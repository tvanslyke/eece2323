==> flow/design.v <==
module alu_reg(
	input rst, 
	input clk, 
	input RegWrite, 
	input [1:0] ReadAddr1, 
	input [1:0] ReadAddr2, 
	input [1:0] WriteAddr, 
	input [8:0] WriteData,
	input [7:0] Instr_i,
	input ALUSrc1,
	input ALUSrc2,
	input [2:0] ALUOp,
	output reg [7:0] result,
	output wire [7:0] input1,
	output reg [7:0] input2,
	output reg ovf,
	output reg take_branch
);
	reg [8:0] reg_data0;
	reg [8:0] reg_data1;
	reg_file RegFile(
		.rst(rst),
		.wr_en(RegWrite),
		.clk(clk),
		.rd0_addr(ReadAddr1),
		.rd1_addr(ReadAddr2),
		.wr_addr(WriteAddr),
		.wr_data(WriteData),
		.rd0_data(reg_data0),
		.rd1_data(reg_data1)
	);
	assign input1 = ALUSrc1 ? 8'b0000_0000 : reg_data0; 
	assign input2 = ALUSrc2 ? Instr_i : reg_data1;
	eightbit_alu EightbitALU(
		.a(input1),
		.b(input2),
		.s(ALUOp),
		.f(result),
		.ovf(ovf),
		.take_branch(take_branch)
	);
endmodule
module eightbit_alu(
		input signed [7:0] a,
		input signed [7:0] b,
		input [2:0] s, 
		output reg [7:0] f, 
		output reg ovf, 
		output reg take_branch
	);
	always @(a, b, s) begin
		case(s)
			0: f = a + b;
			1: f = ~b;
			2: f = a & b;
			3: f = a | b;
			4: f = a >>> 1;
			5: f = a << 1;
			6: f = 0;
			7: f = 0;
		endcase
		ovf = (s == 0) && (f[7] != a[7]) && (f[7] != b[7]);
		take_branch = ((s == 6) && (a == b)) || ((s == 7) && (a != b));
	end
endmodule
module reg_file(
	input rst, 
	input clk, 
	input wr_en, 
	input [1:0] rd0_addr, 
	input [1:0] rd1_addr, 
	input [1:0] wr_addr, 
	input [8:0] wr_data,
	output reg [8:0] rd0_data,
	output reg [8:0] rd1_data
);
	reg [3:0] [8:0] storage;
	always @(posedge clk) begin
		if(rst) begin
			storage[0] <= 0;
			storage[1] <= 0;
			storage[2] <= 0;
			storage[3] <= 0;
		end else if(wr_en) begin
			storage[wr_addr] <= wr_data;
		end else begin
			rd0_data <= storage[rd0_addr];
			rd1_data <= storage[rd1_addr];
		end
	end
endmodule
# --- From RTL to reports: alu_reg ---
# Tool output for the design above, in the order of the flow.
# Lines are those of the file above, counted from 1.
# Cell names lack the library's common part.
inputs:
  design: "alu_reg"
  clk_port: "clk"
  cell_library: "sky130hd"
  lib_corner: "tt_025C_1v80"

# --- Word level ---
# Yosys after proc, flatten, opt, wreduce and memory -nomap, before mapping. Enables and synchronous resets that opt folds into registers are not counted as muxes. Memory bits, and registers merged into a memory's read port (data or address), are not among the register bits. Print and check cells are not counted. Equal cells are merged and count once.
classes:
  n_div: 0
  reduce_logical: 8
  muxes: 3
  n_cmp: 0
  n_logic: 8
  n_addsub: 2
  n_shift: 4
  n_mul: 3
  equal: 11
ops:
  columns: ["operator", "n"]
  rows:
  - ["36-bit by 7-bit indexed select with 8-bit output", 2]
  - ["8-bit parallel mux with 7-bit select", 1]
  - ["2-bit by 4-bit multiplier with 6-bit output with constant B", 3]
  - ["36-bit bitwise AND", 1]
  - ["36-bit OR", 1]
  - ["36-bit NOT", 1]
  - ["9-bit by 33-bit variable shift with 36-bit output", 1]
  - ["9-bit by 33-bit variable shift with 36-bit output with constant A", 1]
  - ["32-bit negation with 33-bit output", 1]
  - ["8-bit two-way mux", 2]
  - ["3-bit == test with constant B", 4]
  - ["8-bit adder", 1]
  - ["8-bit == test", 1]
  - ["8-bit != test", 1]
  - ["8-bit bitwise AND", 1]
  - ["8-bit OR", 1]
  - ["8-bit NOT", 1]
  - ["3-bit by 2-bit == test with 1-bit output with constant B", 2]
  - ["1-bit logical AND", 4]
  - ["3-bit by 1-bit == test with 1-bit output with constant B", 1]
  - ["3-bit zero test", 1]
  - ["1-bit != test", 2]
  - ["1-bit NOT", 2]
  - ["2-bit AND reduction", 1]
  - ["2-bit OR reduction", 1]
  - ["1-bit logical OR", 1]
word_totals:
  memories: 0
  clocked_rd_ports_x_width: 0
  latch_bits: 0
  mem_bits_ro: 0
  ramBits: 0
  ff_bits: 52

# --- Logic depth ---
# Depth = most cells in a row (Yosys ltp): at word level without a register or memory, in the mapped netlist without a sequential cell, where the memories' decode and read muxes count.
logic_depth:
  depth_word: 6
  abc_area: 0
  depth_mapped: 10

# --- After synthesis ---
# Yosys stat after the flow's synthesis: flattened, memories mapped to cells. It holds for the ABC_AREA given above (unset counts as 0); a run with the other value may have another netlist.
# The area totals of this step are shown rounded.
mapped:
  stdcells: 308
  seqArea_um2: 1100
  flip_flops: 48
  buf_cells: 20
  synth_area_um2: 3100
types:
  columns: ["cell_type", "n", "area_total_um2"]
  rows:
  - ["dfxtp_1", 32, 640.614]
  - ["edfxtp_1", 16, 480.461]
  - ["mux4_2", 16, 360.346]
  - ["a22oi_1", 34, 255.245]
  - ["ha_1", 20, 250.24]
  - ["nor2_1", 39, 146.39]
  - ["mux2i_1", 10, 100.096]
  - ["inv_1", 19, 71.318]
  - ["nand2_1", 17, 63.811]
  - ["mux2_2", 5, 56.304]
  - ["nor2b_1", 9, 56.304]
  - ["o21ai_0", 9, 45.043]
  - ["nand2b_1", 6, 37.536]
  - ["a21oi_1", 7, 35.034]
  - ["buf_2", 7, 35.034]
  - ["clkbuf_1", 9, 33.782]
  - ["a21o_1", 4, 30.029]
  - ["xnor2_1", 3, 26.275]
# Other cell types: 31; their cells: 46.
# The figures by module come from a second, unflattened synthesis with its own total; it is not the netlist above.
unflattened:
  hier_cells: 338
  area_unflattened_um2: 3700
# Each row is one instance without its submodules.
by_module:
  columns: ["module", "n_inst", "mod_seq_area_um2", "cells", "mod_area_um2"]
  rows:
  - ["reg_file", 1, 1300, 181, 2500]
  - ["eightbit_alu", 1, 0.0, 140, 970]
  - ["alu_reg", 1, 0.0, 17, 180]

# --- Path before layout ---
# Path of least setup slack by OpenSTA after synthesis, without wires, with an ideal clock, recovery checks aside; 20% of the period is set as input and as output delay. Where synthesis merged equal registers, the netlist keeps one of their names.
synth_timing:
  path_kind: "input port to output port"
  from: "input ALUSrc2"
  to: "output result[6]"
  setup_slack_ns: 0.387
  arrival_ns: 2.829
  tclk_ns: 4.02
  output_delay_ns: 0.804
  t_first_pin_ns: 0.804
  n_path_buf: 1
  delay_ns: 2.025
  stages: 10
  synth_period_reached_ns: 3.633
# "delay_ns" = arrival - input delay + setup time.
# A path that ends at an output port has no setup time.
# "stages": output pins that drive a net of the path, with the launching flip-flop's if there is one; two outputs of one cell count as two.
# "synth_period_reached_ns" is the clock period less the worst setup slack; recovery checks do not enter. This is arithmetic on one report: input and output delays are still those of the set period (20% each).
# The rows between start and end are the longest chain of elaborated cells between them; the timing report does not say that the signal goes this way. Where chains are equally long, one stands for them.
# Each line given opens the expression or statement behind the cell; cells for indexed reads and writes are added by Yosys, which also makes memories of some case tables.
synth_via:
  cell_sequence: "buf_6 mux2i_1 inv_1 ha_1 fa_1 a21o_1 a21o_1 a21oi_1 mux2i_1 o21ai_0"
  elab_chain_cells: 3
  cone_cells: 6
  lines_between: 6
  cone_classes: "add/sub (1); mux (2); logic (3)"
synth_lines:
  columns: ["item", "line", "rtl"]
  rows:
  - ["start: declaration", 11, "input ALUSrc2,"]
  - ["8-bit two-way mux", 33, "assign input2 = ALUSrc2 ? Instr_i : reg_data1;"]
  - ["8-bit adder", 53, "0: f = a + b;"]
  - ["8-bit parallel mux with 7-bit select", 52, "case(s)"]
  - ["end: declaration", 13, "output reg [7:0] result,"]

Subject: flow runs of alu_reg

Hi,

2 stored runs of alu_reg in the flow (synthesis by Yosys, layout by OpenROAD, sky130hd cells), in arbitrary order. Constraints: input delay and output delay 20% of the set period each, output load 0.01 pF.

--- stored run 1 ---
==> flow/run.sh <==
#!/bin/bash
# the make line also repeats the synthesis and layout settings of config.mk as NAME=value (left out here)
make -C /OpenROAD-flow-scripts/flow DESIGN_CONFIG=/design/flow/config.mk WORK_HOME=/design/flow/orfs CLKGATE_MAP_FILE= finish
==> flow/config.mk <==
export PLATFORM = sky130hd
export DESIGN_NAME = alu_reg
export DESIGN_NICKNAME = alu_reg
export VERILOG_FILES = /design/flow/design.v
export SDC_FILE = /design/flow/constraint.sdc
export NUM_CORES = 4
export LEC_CHECK = 0
export CAP_MARGIN = 20
export CORE_MARGIN = 2
export CORE_UTILIZATION = 71
export SLEW_MARGIN = 20
==> flow/constraint.sdc <==
create_clock -name core_clock -period 4.01 [get_ports {clk}]
set_input_delay 0.8020 -clock core_clock [delete_from_list [all_inputs] [get_ports {clk}]]
set_output_delay 0.8020 -clock core_clock [all_outputs]
set_load 0.01 [all_outputs]

==> results, as YAML <==
outcome: "no results, clock tree synthesis failed with DPL-0038"

--- stored run 2 ---
==> flow/run.sh <==
#!/bin/bash
# the make line also repeats the synthesis and layout settings of config.mk as NAME=value (left out here)
make -C /OpenROAD-flow-scripts/flow DESIGN_CONFIG=/design/flow/config.mk WORK_HOME=/design/flow/orfs CLKGATE_MAP_FILE= finish
==> flow/config.mk <==
export PLATFORM = sky130hd
export DESIGN_NAME = alu_reg
export DESIGN_NICKNAME = alu_reg
export VERILOG_FILES = /design/flow/design.v
export SDC_FILE = /design/flow/constraint.sdc
export NUM_CORES = 4
export LEC_CHECK = 0
export ABC_AREA = 0
export CAP_MARGIN = 20
export CELL_PAD_IN_SITES_DETAIL_PLACEMENT = 2
export CORE_ASPECT_RATIO = 1.08
export CORE_MARGIN = 10
export CORE_UTILIZATION = 53
export MIN_ROUTING_LAYER = met1
export PLACE_DENSITY_LB_ADDON = 0.14
export SETUP_SLACK_MARGIN = -0.3
export SLEW_MARGIN = 20
export TNS_END_PERCENT = 80
==> flow/constraint.sdc <==
create_clock -name core_clock -period 4.6 [get_ports {clk}]
set_input_delay 0.9200 -clock core_clock [delete_from_list [all_inputs] [get_ports {clk}]]
set_output_delay 0.9200 -clock core_clock [all_outputs]
set_load 0.01 [all_outputs]

==> results, as YAML <==
outcome: "no results, placement failed with DPL-0033"

Regards
